==> flow/design.v <==
`timescale 1ns / 1ns
module vga_timing_controller
  #(parameter BITWIDTH = 0, H_RES = 0, H_FRONT_PORCH = 0, H_SYNC_WIDTH = 0, H_BACK_PORCH = 0, V_RES = 0, V_FRONT_PORCH = 0, V_SYNC_WIDTH = 0, V_BACK_PORCH = 0, HS_PULSE_POLARITY = 0, VS_PULSE_POLARITY = 0)
   (
     input clk,
     output logic vga_hsync,
     output logic vga_vsync,
     output logic [BITWIDTH - 1:0] vga_x,
     output logic [BITWIDTH - 1:0] vga_y,
     output logic video_active
   );
  localparam H_SYNC_START = H_RES + H_FRONT_PORCH;
  localparam H_SYNC_STOP = H_SYNC_START + H_SYNC_WIDTH;
  localparam H_MAX = H_SYNC_STOP + H_BACK_PORCH;
  localparam V_SYNC_START = V_RES + V_FRONT_PORCH;
  localparam V_SYNC_STOP = V_SYNC_START + V_SYNC_WIDTH;
  localparam V_MAX = V_SYNC_STOP + V_BACK_PORCH;
  initial
  begin
    vga_x = 0;
    vga_y = 0;
  end
  always @ (posedge clk)
  begin
    if (vga_x == (H_MAX - 1))
    begin
      vga_x <= 0;
      if (vga_y == (V_MAX - 1))
        vga_y <= 0;
      else
        vga_y <= vga_y + 1;
    end
    else
      vga_x <= vga_x + 1;
  end
  assign vga_hsync = HS_PULSE_POLARITY ^ ((vga_x >= H_SYNC_START) && (vga_x < H_SYNC_STOP)) ? 1'b0 : 1'b1;
  assign vga_vsync = VS_PULSE_POLARITY ^ ((vga_y >= V_SYNC_START) && (vga_y < V_SYNC_STOP)) ? 1'b0 : 1'b1;
  assign video_active = (vga_x < H_RES) && (vga_y < V_RES);
endmodule
`timescale 1ns / 1ns
module vga_timing_controller_preset
  #(
     parameter int VIDEO_ID_CODE = 4
   )
   (
     input wire clk_pixel,
     output wire vga_hsync,
     output wire vga_vsync,
     output wire [11:0] vga_x,
     output wire [11:0] vga_y,
     output wire video_active,
     output wire [11:0] screen_width,
     output wire [11:0] screen_height
   );
  generate
    case (VIDEO_ID_CODE)
      1:
      begin
        vga_timing_controller #(12, 640, 16, 96, 48, 480, 10, 2, 33, 0, 0) vga (
          .clk(clk_pixel),
          .vga_x(vga_x),
          .vga_y(vga_y),
          .vga_hsync(vga_hsync),
          .vga_vsync(vga_vsync),
          .video_active(video_active)
        );
        assign screen_width = 640;
        assign screen_height = 480;
      end
      2:
      begin
        vga_timing_controller #(12, 800, 40, 128, 88, 600, 1, 4, 23, 1, 1) vga (
          .clk(clk_pixel),
          .vga_x(vga_x),
          .vga_y(vga_y),
          .vga_hsync(vga_hsync),
          .vga_vsync(vga_vsync),
          .video_active(video_active)
        );
        assign screen_width = 800;
        assign screen_height = 600;
      end
      3:
      begin
        vga_timing_controller #(12, 1024, 24, 136, 160, 768, 3, 6, 29, 0, 0) vga (
          .clk(clk_pixel),
          .vga_x(vga_x),
          .vga_y(vga_y),
          .vga_hsync(vga_hsync),
          .vga_vsync(vga_vsync),
          .video_active(video_active)
        );
        assign screen_width = 1024;
        assign screen_height = 768;
      end
      4:
      begin
        vga_timing_controller #(12, 1920, 88, 44, 148, 1080, 4, 5, 36, 1, 1) vga (
          .clk(clk_pixel),
          .vga_x(vga_x),
          .vga_y(vga_y),
          .vga_hsync(vga_hsync),
          .vga_vsync(vga_vsync),
          .video_active(video_active)
        );
        assign screen_width = 1920;
        assign screen_height = 1080;
      end
    endcase
  endgenerate
endmodule
From RTL to reports: vga_timing_controller_preset. What the tools print for vga_timing_controller_preset, step after step. Lines are those of the file above, counted from 1. Cell names lack the library's common part. The mark - stands for no value.

Top module: vga_timing_controller_preset. Clock input: clk_pixel. Library: sky130hd. Timing corner: tt_025C_1v80.

Word level. Source: Yosys, flattened and elaborated, memories not mapped. Widths are those after wreduce; folded enables and synchronous resets count as part of the registers. Registers that Yosys merges into a memory's read port (data or address) are not register bits. Print and check cells do not count. Equal cells are merged and count once.

Under register bits stands 24. Output and inout bits: 51. Bits of input ports: 1.

For equal/unequal tests the number is 2. For $add $sub $neg the number is 2. For muxes and demuxes the number is 2. Reduce/logical cells: 5. The figure for magnitude comparators is 6. Bitwise gates (word level): 2.

Operators by type and width (number): 32-bit nonzero test (2); 12-bit by 11-bit < comparator with 1-bit output (second input constant) (3); 12-bit by 1-bit adder with 12-bit output (second input constant) (2); 12-bit by 11-bit greater-or-equal comparator with 1-bit output (second input constant) (2); 12-bit by 11-bit == test with 1-bit output (second input constant) (1); 12-bit < comparator (second input constant) (1); 12-bit == test (second input constant) (1); 1-bit logical AND (3); 1-bit NOT (2); 1-bit two-way mux (2).

Longest topological paths. Longest topological path by Yosys (ltp), each cell counted once; first at word level (registers and memories cut), then after technology mapping (sequential cells cut; the memories' decode and read muxes count).

Under depth in word-level cells stands 5. For ABC_AREA the number is 0. The figure for mapped depth is 5. Depth with buffers taken out: 5.

After synthesis. Source: synth_stat.txt of the flow (Yosys; design flattened, memories mapped). It holds for the ABC_AREA given above (unset counts as 0); a run with the other value may have another netlist.

Cell types: edfxtp_1 (number 12, area in all 360.346 um^2); dfxtp_1 (number 12, area in all 240.23 um^2); buf_4 (number 24, area in all 180.173 um^2); xor2_1 (number 10, area in all 87.584 um^2); ha_1 (number 4, area in all 50.048 um^2); nand3_1 (number 10, area in all 50.048 um^2); xnor2_1 (number 5, area in all 43.792 um^2); a21oi_1 (number 8, area in all 40.038 um^2); nor2_1 (number 10, area in all 37.536 um^2); nand2_1 (number 8, area in all 30.029 um^2); or4b_1 (number 3, area in all 30.029 um^2); nor3_1 (number 5, area in all 25.024 um^2); or3_1 (number 4, area in all 25.024 um^2); nor4_4 (number 1, area in all 21.27 um^2); or4b_2 (number 2, area in all 20.019 um^2); inv_1 (number 5, area in all 18.768 um^2); nand4_1 (number 3, area in all 18.768 um^2); o21ai_0 (number 3, area in all 15.014 um^2).

Not listed: further types 10, cells in them 15.

For mapped flip-flops the number is 24. The entry for buffer cells reads 25. The entry for standard cells after synthesis reads 144. Area of sequential cells: 600.6 um^2. For mapped area the number is 1395.1 um^2.

The figures by module come from a second, unflattened synthesis with its own total; it is not the netlist above.

Cell total of the unflattened synthesis: 149. Under area total of the unflattened synthesis stands 1417.6 um^2.

Each row is one instance without its submodules.

Modules: vga_timing_controller (cells 123, instances 1, sequential area 600.6 um^2, area 1229.9 um^2); vga_timing_controller_preset (cells 26, instances 1, sequential area 0.0 um^2, area 187.7 um^2).

Timing after synthesis. Path of least setup slack by OpenSTA after synthesis, without wires, with an ideal clock, recovery checks aside; 20% of the period is set as input and as output delay. Where synthesis merged equal registers, the netlist keeps one of their names.

Kind: register to output. From: register genblk1.vga.vga_y[7]. To: output vga_vsync. For path delay the number is 1768 ps. Under arrival time stands 1768 ps. The figure for clock period is 3320 ps. Under setup slack stands 888 ps. The entry for external output delay reads 664 ps. Stages on the path: 4. Under required time stands 2656 ps. The entry for synthesis period reached reads 2432 ps.

"path delay" is the arrival time less input delay plus setup time. A path that ends at an output port has no setup time. "stages on the path": output pins that drive a net of the path, with the launching flip-flop's if there is one; two outputs of one cell count as two. "synthesis period reached" is the clock period less the worst setup slack; recovery checks do not enter. This is arithmetic on one report: input and output delays are still those of the set period (20% each). Between the ends stands the longest chain of elaborated cells between them, by number of cells; it is not shown to be the way that was timed. Of several equally long chains one is given. A line is the first line of the expression or statement that the cell stems from. Yosys adds cells for indexed reads and writes and turns some case tables into memories.

Path through: edfxtp_1 -> or4b_1 -> or4b_1 -> a21oi_1. The entry for cells in the longest elaborated chain reads 5. The entry for elaborated cells on any way between the ends reads 6. RTL lines with such cells: 1.

RTL lines, path post-synthesis: from (decl) (RTL line 9) `output logic [BITWIDTH - 1:0] vga_y,`; from (assign) (RTL line 29) `vga_y <= 0;`; from (assign) (RTL line 31) `vga_y <= vga_y + 1;`; 12-bit by 11-bit greater-or-equal comparator with 1-bit output (RTL line 37) `assign vga_vsync = VS_PULSE_POLARITY ^ ((vga_y >= V_SYNC_START) && (vga_y < V_SYNC_STOP)) ? 1'b0 : 1'b1;`; 1-bit logical AND (RTL line 37); 1-bit NOT; 32-bit nonzero test (RTL line 37); 1-bit two-way mux (RTL line 37); to (decl) (RTL line 48) `output wire vga_vsync,`.

Timing after layout. From the final timing report of job 1: the path of least setup slack in the routed layout; clock arrival at registers is part of the times. The report prints the path's times to 10 ps; the period is as set.

Kind: register to output. From: register genblk1.vga.vga_y[3]. To: output vga_vsync. The entry for external output delay reads 350 ps. The figure for clock period is 1730 ps. Under arrival time stands 1980 ps. Under setup slack stands -590 ps. Stages on the path: 5. Under required time stands 1380 ps.

Between the ends stands the longest chain of elaborated cells between them, by number of cells; it is not shown to be the way that was timed. Of several equally long chains one is given.

Path through: edfxtp_1 -> or4b_4 -> or4b_4 -> a21oi_2 -> buf_2. The entry for cells in the longest elaborated chain reads 5. The entry for elaborated cells on any way between the ends reads 6. RTL lines with such cells: 1.

RTL lines, path after layout: from (decl) (RTL line 9) `output logic [BITWIDTH - 1:0] vga_y,`; from (assign) (RTL line 29) `vga_y <= 0;`; from (assign) (RTL line 31) `vga_y <= vga_y + 1;`; 12-bit by 11-bit greater-or-equal comparator with 1-bit output (RTL line 37) `assign vga_vsync = VS_PULSE_POLARITY ^ ((vga_y >= V_SYNC_START) && (vga_y < V_SYNC_STOP)) ? 1'b0 : 1'b1;`; 1-bit logical AND (RTL line 37); 1-bit NOT; 32-bit nonzero test (RTL line 37); 1-bit two-way mux (RTL line 37); to (decl) (RTL line 48) `output wire vga_vsync,`.

Below are 2 stored runs of the flow (Yosys, OpenROAD; platform sky130hd) on vga_timing_controller_preset, each with its settings and what was measured, unordered. Constraints: input delay and output delay 20% of the set period each, output load 0.01 pF. "clock period achieved" is the run's clock period less its worst setup slack. It is reckoned from that one timing run; input and output delays stay at 20% of the period that was set. "critical path time": the worst setup path's part of the clock period (all of it between registers, 20% less for each end at a port) less its slack. A launch clock that arrives late makes it longer, a capture clock that arrives late makes it shorter. By "total power after layout" is meant OpenSTA's value without simulated activity: inputs other than the clock are taken to toggle once in ten clock periods, and the tool carries that through the logic. "critical path time" is known to 10 ps.

Files of job 1:
==> flow/run.sh <==
#!/bin/bash
# the make line also repeats the synthesis and layout settings of config.mk as NAME=value (left out here)
make -C /OpenROAD-flow-scripts/flow DESIGN_CONFIG=/design/flow/config.mk WORK_HOME=/design/flow/orfs CLKGATE_MAP_FILE= finish
==> flow/config.mk <==
export PLATFORM = sky130hd
export DESIGN_NAME = vga_timing_controller_preset
export DESIGN_NICKNAME = vga_timing_controller_preset
export VERILOG_FILES = /design/flow/design.v
export SDC_FILE = /design/flow/constraint.sdc
export NUM_CORES = 4
export LEC_CHECK = 0
export CAP_MARGIN = 10
export CORE_ASPECT_RATIO = 1.12
export CORE_MARGIN = 7
export CORE_UTILIZATION = 16
export CTS_CLUSTER_DIAMETER = 128
export GPL_ROUTABILITY_DRIVEN = 0
export GPL_TIMING_DRIVEN = 1
export PLACE_DENSITY = 0.59
export SETUP_SLACK_MARGIN = 0.26
export SLEW_MARGIN = 20
==> flow/constraint.sdc <==
create_clock -name core_clock -period 1.73 [get_ports {clk_pixel}]
set_input_delay 0.3460 -clock core_clock [delete_from_list [all_inputs] [get_ports {clk_pixel}]]
set_output_delay 0.3460 -clock core_clock [all_outputs]
set_load 0.01 [all_outputs]

Results of job 1. The area of the synthesized netlist comes to 1,395.1 um^2. For the die area the run shows 11,534.2 um^2. The standard-cell area after layout reads 2,237.2 um^2. For the utilization in the final report the run shows 26.7 %. The worst setup slack after layout reads -592 ps. The post-route setup TNS is -3,701 ps. The worst-case hold slack reads 470 ps. The total power after layout stands at 0.9965 mW. The clock period achieved is 2,322 ps. The critical path time comes to 1,980 ps. Kind of the worst setup path: register to output.

Files of job 2:
==> flow/run.sh <==
#!/bin/bash
# the make line also repeats the synthesis and layout settings of config.mk as NAME=value (left out here)
make -C /OpenROAD-flow-scripts/flow DESIGN_CONFIG=/design/flow/config.mk WORK_HOME=/design/flow/orfs CLKGATE_MAP_FILE= finish
==> flow/config.mk <==
export PLATFORM = sky130hd
export DESIGN_NAME = vga_timing_controller_preset
export DESIGN_NICKNAME = vga_timing_controller_preset
export VERILOG_FILES = /design/flow/design.v
export SDC_FILE = /design/flow/constraint.sdc
export NUM_CORES = 4
export LEC_CHECK = 0
export CAP_MARGIN = 30
export CORE_MARGIN = 7
export CORE_UTILIZATION = 60
export GPL_TIMING_DRIVEN = 0
export HOLD_SLACK_MARGIN = 0.11
export MIN_ROUTING_LAYER = met2
export SLEW_MARGIN = 25
==> flow/constraint.sdc <==
create_clock -name core_clock -period 4.29 [get_ports {clk_pixel}]
set_input_delay 0.8580 -clock core_clock [delete_from_list [all_inputs] [get_ports {clk_pixel}]]
set_output_delay 0.8580 -clock core_clock [all_outputs]
set_load 0.01 [all_outputs]

Results of job 2. The area of the synthesized netlist comes to 1,395.1 um^2. For the die area the run shows 3,871.3 um^2. The standard-cell area after layout reads 1,826.8 um^2. For the utilization in the final report the run shows 82.6 %. The worst setup slack after layout reads 728 ps. The post-route setup TNS is 0 ps. The worst-case hold slack reads 487 ps. The total power after layout stands at 0.3840 mW. The clock period achieved is 3,562 ps. The critical path time comes to 2,700 ps. Kind of the worst setup path: register to output.
